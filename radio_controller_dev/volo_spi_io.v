==> flow/design.v <==
module volo_spi_io (
	input sys_clk,
	input sys_ce,
	input reset,
	input go,
	input [31:0] tx_data,
	output  [31:0] rx_data1,
	output done,
	output [4:0] curbitnum,
	output spi_mosi,  
	output spi_cs,    
	output spi_sclk,  
	input spi_miso1  
);
parameter SPI_XFER_LEN = 5'd16;
reg [0:31] rx_data1_int;
wire[0:31] tx_data_int;
assign rx_data1[31:0] = rx_data1_int[0:31];  
assign tx_data_int[0:31] = tx_data[31:0]; 
reg [0:7] spi_clk_counter;
wire spi_clk;
reg spi_clk_d1;
wire spi_clk_pos, spi_clk_neg;
reg go_d1;
wire go_pos;
reg [0:4] spi_xfer_counter;
reg spi_xfer_running, spi_xfer_done;
assign go_pos = go & ~go_d1;
assign spi_cs = ~spi_xfer_running;  
assign curbitnum = spi_xfer_counter;
assign done = spi_xfer_done;
initial begin
	rx_data1_int = 5'd0;
	spi_xfer_done = 1'd0;
end
always @(posedge sys_clk)
begin
	if(reset == 1)
		go_d1 <= 1'b0;
	else if(spi_clk_neg)
		go_d1 <= go;
end
always @(posedge sys_clk)
begin
	if(reset == 1)
	begin
		spi_clk_counter <= 6'b0;
		spi_clk_d1 <= 1'b0;
	end
	else
	begin
		spi_clk_counter <= spi_clk_counter + 6'b000001;
		spi_clk_d1 <= spi_clk;
	end
end
assign spi_clk = spi_clk_counter[7];
assign spi_sclk = spi_clk & spi_xfer_running;
assign spi_clk_pos = (~spi_clk & spi_clk_d1); 
assign spi_clk_neg = (spi_clk & ~spi_clk_d1); 
always @(posedge sys_clk)
begin
	if(reset == 1)
	begin
		spi_xfer_running <= 1'b0;
		spi_xfer_done <= 1'b0;
	end
	else if( go & (spi_xfer_counter < SPI_XFER_LEN) & spi_clk_neg)
	begin		
		spi_xfer_running <= 1'b1;
		spi_xfer_done <= 1'b0;
	end
	else if(spi_xfer_counter >= SPI_XFER_LEN)
	begin
		spi_xfer_running <= 1'b0;
		spi_xfer_done <= 1'b1;
	end
	else
	begin
		spi_xfer_running <= spi_xfer_running;
		spi_xfer_done <= 1'b0;
	end
end
always @(posedge sys_clk)
begin
	if((reset == 1) || spi_xfer_done)
		spi_xfer_counter <= 5'b0;
	else if (spi_xfer_counter >= (SPI_XFER_LEN))
		spi_xfer_counter <= SPI_XFER_LEN;
	else if (spi_xfer_running & spi_clk_neg)
		spi_xfer_counter <= spi_xfer_counter + 1;
	else
		spi_xfer_counter <= spi_xfer_counter;
end
wire [0:32] tx_data_safe;
wire [4:0] data_bitSel;
assign data_bitSel = spi_xfer_counter + (32-SPI_XFER_LEN); 
assign tx_data_safe = {tx_data_int, 1'b0};  
assign spi_mosi = spi_xfer_running ? tx_data_safe[data_bitSel] : 1'b0;
always @(posedge sys_clk)
begin
	if(reset == 1)
	begin
		rx_data1_int <= 32'b0;
	end
	else if(spi_xfer_running & spi_clk_neg)
	begin
		rx_data1_int[data_bitSel] <= spi_miso1;
	end
	else
	begin
		rx_data1_int <= rx_data1_int;
	end
end
endmodule
* Step by step through the tools: volo_spi_io
The steps from the RTL of volo_spi_io to its reports follow in flow order.
Line numbers count from 1 in the design file above.
Operators carry their Yosys type and port widths (W data, S select, Z words).
Cell names lack the library's common part.
The mark - stands for no value.
- Top module :: volo_spi_io
- Clock input :: sys_clk
- Cell library :: sky130hd
- Library corner :: tt_025C_1v80

* Word-level counts
Counts by Yosys on the flattened word-level netlist (proc, flatten, opt, wreduce; memories kept). Register bits leave out memories and registers merged into their read ports (data or address). Print and check cells are left out. Cells with the same type and inputs are merged into one.
- Output and inout bits :: 41
- Register bits after elaboration :: 48
- Cells after elaboration :: 39
- Input port bits :: 37
- Add/sub/neg operators :: 6
- Muxes and demuxes :: 6
- Reduce/logical cells :: 5
- $lt $le $gt $ge :: 2
- Bitwise operators :: 10
- Shift-type cells :: 3
** Operators with widths (count)
- $shiftx A33 B7 Y1 :: 1
- $shift A1 B32 Y32 :: 1
- $shift A1 B32 Y32 const A :: 1
- $and A32 B32 Y32 :: 1
- $or A32 B32 Y32 :: 1
- $not A32 Y32 :: 1
- $neg A6 Y32 :: 1
- $mux W5 :: 2
- $add A8 B1 Y8 const B :: 1
- $sub A6 B5 Y7 const A :: 1
- $sub A5 B5 Y6 const A :: 1
- $and A1 B1 Y1 :: 5
- $add A5 B1 Y5 const B :: 1
- $add A5 B5 Y5 const B :: 1
- $ge A5 B5 Y1 const B :: 1
- $lt A5 B5 Y1 const B :: 1
- $reduce_bool A2 Y1 :: 2
- $reduce_or A2 Y1 :: 2
- $mux W1 :: 4
- $not A1 Y1 :: 2
- $logic_or A1 B1 Y1 :: 1

* Depth
Longest topological path by Yosys (ltp), each cell counted once; first at word level (registers and memories cut), then after technology mapping (sequential cells cut; the memories' decode and read muxes count).
- Word-level depth :: 7
- ABC_AREA :: 0
- Mapped depth :: 10
- Mapped depth without buffers :: 8

* After synthesis
Yosys stat after the flow's synthesis: flattened, memories mapped to cells. It holds for the ABC_AREA given above (unset counts as 0); a run with the other value may have another netlist.
The area totals of this step are shown rounded.
** Cell types
- dfxtp_1 :: count 41, total area 820.787 sq um
- nand3_1 :: count 41, total area 205.197 sq um
- a21oi_1 :: count 36, total area 180.173 sq um
- o21ai_0 :: count 33, total area 165.158 sq um
- mux4_1 :: count 5, total area 131.376 sq um
- nand2_1 :: count 23, total area 86.333 sq um
- ha_1 :: count 5, total area 62.56 sq um
- nor2_1 :: count 12, total area 45.043 sq um
- nor3_2 :: count 4, total area 40.038 sq um
- nor3_1 :: count 7, total area 35.034 sq um
- buf_2 :: count 6, total area 30.029 sq um
- clkbuf_1 :: count 8, total area 30.029 sq um
- mux2i_1 :: count 3, total area 30.029 sq um
- a2111oi_4 :: count 1, total area 27.526 sq um
- nand2b_1 :: count 4, total area 25.024 sq um
- nor2b_1 :: count 4, total area 25.024 sq um
- buf_6 :: count 2, total area 22.522 sq um
- and2_1 :: count 3, total area 18.768 sq um
Other cell types: 27; their cells: 40.
- Standard cells after synthesis :: 278
- Flip-flops :: 41
- Synthesis area :: 2281 sq um
- Buffers :: 17
- Sequential area :: 820.8 sq um

* Timing after synthesis
OpenSTA on the mapped netlist: ideal clock, no wires. The path of least setup slack (recovery checks aside). Input and output delay are each 20% of the period. Register names are those of the netlist, which keeps one name where synthesis merged equal registers.
- Path type :: reg-to-output
- From :: register spi_xfer_counter[4]
- To :: output port spi_mosi
- Slack :: 0.513 ns
- Path buffers :: 3
- Arrival :: 2.055 ns
- External output delay :: 0.642 ns
- Delay of the path :: 2.055 ns
- Stages on the path :: 11
- Launch time at the first pin :: 0.000 ns
- Data required time :: 2.568 ns
- Clock period :: 3.21 ns
- Period reached after synthesis :: 2.697 ns
"delay of the path" is the arrival time less input delay plus setup time.
At an output port there is no setup time.
"stages on the path": output pins that drive a net of the path, with the launching flip-flop's if there is one; two outputs of one cell count as two.
"period reached after synthesis" is the clock period less the worst setup slack; recovery checks do not enter. This is arithmetic on one report: input and output delays are still those of the set period (20% each).
Between the ends stands the longest chain of elaborated cells between them, by number of cells; it is not shown to be the way that was timed. Of several equally long chains one is given.
Each line given opens the expression or statement behind the cell; cells for indexed reads and writes are added by Yosys, which also makes memories of some case tables.
At most two assigning lines are given for a register; there are more.
- Cell sequence :: dfxtp_1 > buf_6 > buf_6 > inv_1 > ha_1 > buf_2 > mux4_1 > nor2_1 > o32ai_1 > a41oi_1 > nor3b_2
- Length of the longest elaborated chain :: 4
- Elaborated cells between the ends (all ways) :: 4
- RTL lines with such cells :: 2
- Classes of those cells :: add/sub: 2; shift: 1; mux: 1
** RTL lines, path after synthesis
- from (decl) :: line 26 : reg [0:4] spi_xfer_counter;
- from (assign) :: line 90 : spi_xfer_counter <= spi_xfer_counter + 1;
- from (assign) :: line 92 : spi_xfer_counter <= spi_xfer_counter;
- $add A5 B5 Y5 :: line 96 : assign data_bitSel = spi_xfer_counter + (32-SPI_XFER_LEN);
- $sub A6 B5 Y7
- $shiftx A33 B7 Y1 :: line 98 : assign spi_mosi = spi_xfer_running ? tx_data_safe[data_bitSel] : 1'b0;
- $mux W1 :: line 98
- to (decl) :: line 10 : output spi_mosi,

* Path in the finished layout
Path of least setup slack in the final report of run A (OpenROAD, finished layout, wires in). Where an end is a register, its clock arrival counts in the times.
- Path type :: reg-to-output
- From :: register spi_xfer_counter[4]
- To :: output port spi_mosi
- Launch time at the first pin :: 0.29 ns
- Stages on the path :: 9
- Slack :: -0.72 ns
- Clock period :: 1.71 ns
- Arrival :: 2.09 ns
- Path buffers :: 1
- External output delay :: 0.34 ns
- Data required time :: 1.37 ns
Between the ends stands the longest chain of elaborated cells between them, by number of cells; it is not shown to be the way that was timed. Of several equally long chains one is given.
At most two assigning lines are given for a register; there are more.
- Cell sequence :: dfxtp_4 > inv_4 > ha_4 > mux2_4 > a221oi_2 > o32ai_2 > a41oi_2 > nor3b_2 > buf_2
- Length of the longest elaborated chain :: 4
- Elaborated cells between the ends (all ways) :: 4
- RTL lines with such cells :: 2
- Classes of those cells :: add/sub: 2; shift: 1; mux: 1
** RTL lines, path after layout
- from (decl) :: line 26 : reg [0:4] spi_xfer_counter;
- from (assign) :: line 90 : spi_xfer_counter <= spi_xfer_counter + 1;
- from (assign) :: line 92 : spi_xfer_counter <= spi_xfer_counter;
- $add A5 B5 Y5 :: line 96 : assign data_bitSel = spi_xfer_counter + (32-SPI_XFER_LEN);
- $sub A6 B5 Y7
- $shiftx A33 B7 Y1 :: line 98 : assign spi_mosi = spi_xfer_running ? tx_data_safe[data_bitSel] : 1'b0;
- $mux W1 :: line 98
- to (decl) :: line 10 : output spi_mosi,

Module volo_spi_io, platform sky130hd: 2 stored runs of the flow (Yosys, OpenROAD) with differing settings, in no particular order. Input and output delays are each 20% of the period that was set; the output load is 0.01 pF.
"reached clock period": clock period set for the run, less the worst setup slack. It is reckoned from that one timing run; input and output delays stay at 20% of the period that was set.
By "time of the worst setup path" is meant the share of the clock period that the worst setup path is allowed (20% is reserved at inputs, 20% at outputs), minus its slack. Clock arrival times at its registers enter into it.
By "total power of the final layout" is meant OpenSTA's value without simulated activity: inputs other than the clock are taken to toggle once in ten clock periods, and the tool carries that through the logic.
Measured values are rounded.

* Run A
** Files
==> flow/run.sh <==
#!/bin/bash
# the make line also repeats the synthesis and layout settings of config.mk as NAME=value (left out here)
make -C /OpenROAD-flow-scripts/flow DESIGN_CONFIG=/design/flow/config.mk WORK_HOME=/design/flow/orfs CLKGATE_MAP_FILE= finish
==> flow/config.mk <==
export PLATFORM = sky130hd
export DESIGN_NAME = volo_spi_io
export DESIGN_NICKNAME = volo_spi_io
export VERILOG_FILES = /design/flow/design.v
export SDC_FILE = /design/flow/constraint.sdc
export NUM_CORES = 4
export LEC_CHECK = 0
export CAP_MARGIN = 20
export CORE_MARGIN = 2
export CORE_UTILIZATION = 40
export SLEW_MARGIN = 20
==> flow/constraint.sdc <==
create_clock -name core_clock -period 1.71 [get_ports {sys_clk}]
set_input_delay 0.3420 -clock core_clock [delete_from_list [all_inputs] [get_ports {sys_clk}]]
set_output_delay 0.3420 -clock core_clock [all_outputs]
set_load 0.01 [all_outputs]
** Results
- Reached clock period :: 2.427 ns
- Total power of the final layout :: 2.283 mW
- Die outline area :: 6323 sq um
- Standard-cell area of the final layout :: 3924 sq um
- Setup slack of the worst path :: -0.717 ns
- Time of the worst setup path :: 2.09 ns
- Kind of the worst setup path :: reg-to-output
- Worst hold slack :: 0.464 ns
- Final utilization :: 71.3 %
- Post-route setup TNS :: -10.03 ns
- Synthesis area :: 2281 sq um

* Run B
** Files
==> flow/run.sh <==
#!/bin/bash
# the make line also repeats the synthesis and layout settings of config.mk as NAME=value (left out here)
make -C /OpenROAD-flow-scripts/flow DESIGN_CONFIG=/design/flow/config.mk WORK_HOME=/design/flow/orfs CLKGATE_MAP_FILE= finish
==> flow/config.mk <==
export PLATFORM = sky130hd
export DESIGN_NAME = volo_spi_io
export DESIGN_NICKNAME = volo_spi_io
export VERILOG_FILES = /design/flow/design.v
export SDC_FILE = /design/flow/constraint.sdc
export NUM_CORES = 4
export LEC_CHECK = 0
export ABC_AREA = 1
export CAP_MARGIN = 20
export CELL_PAD_IN_SITES_DETAIL_PLACEMENT = 0
export CORE_MARGIN = 2
export CORE_UTILIZATION = 52
export GPL_ROUTABILITY_DRIVEN = 1
export GPL_TIMING_DRIVEN = 0
export MAX_ROUTING_LAYER = met4
export MIN_ROUTING_LAYER = met1
export PLACE_DENSITY = 0.68
export SETUP_SLACK_MARGIN = 0.81
export SLEW_MARGIN = 20
==> flow/constraint.sdc <==
create_clock -name core_clock -period 4.36 [get_ports {sys_clk}]
set_input_delay 0.8720 -clock core_clock [delete_from_list [all_inputs] [get_ports {sys_clk}]]
set_output_delay 0.8720 -clock core_clock [all_outputs]
set_load 0.01 [all_outputs]
** Results
- Die outline area :: 5500 sq um
- Worst hold slack :: 0.473 ns
- Time of the worst setup path :: 2.43 ns
- Kind of the worst setup path :: reg-to-output
- Standard-cell area of the final layout :: 3526 sq um
- Synthesis area :: 2560 sq um
- Post-route setup TNS :: 0.000 ns
- Reached clock period :: 3.302 ns
- Total power of the final layout :: 0.8424 mW
- Setup slack of the worst path :: 1.058 ns
- Final utilization :: 74.6 %
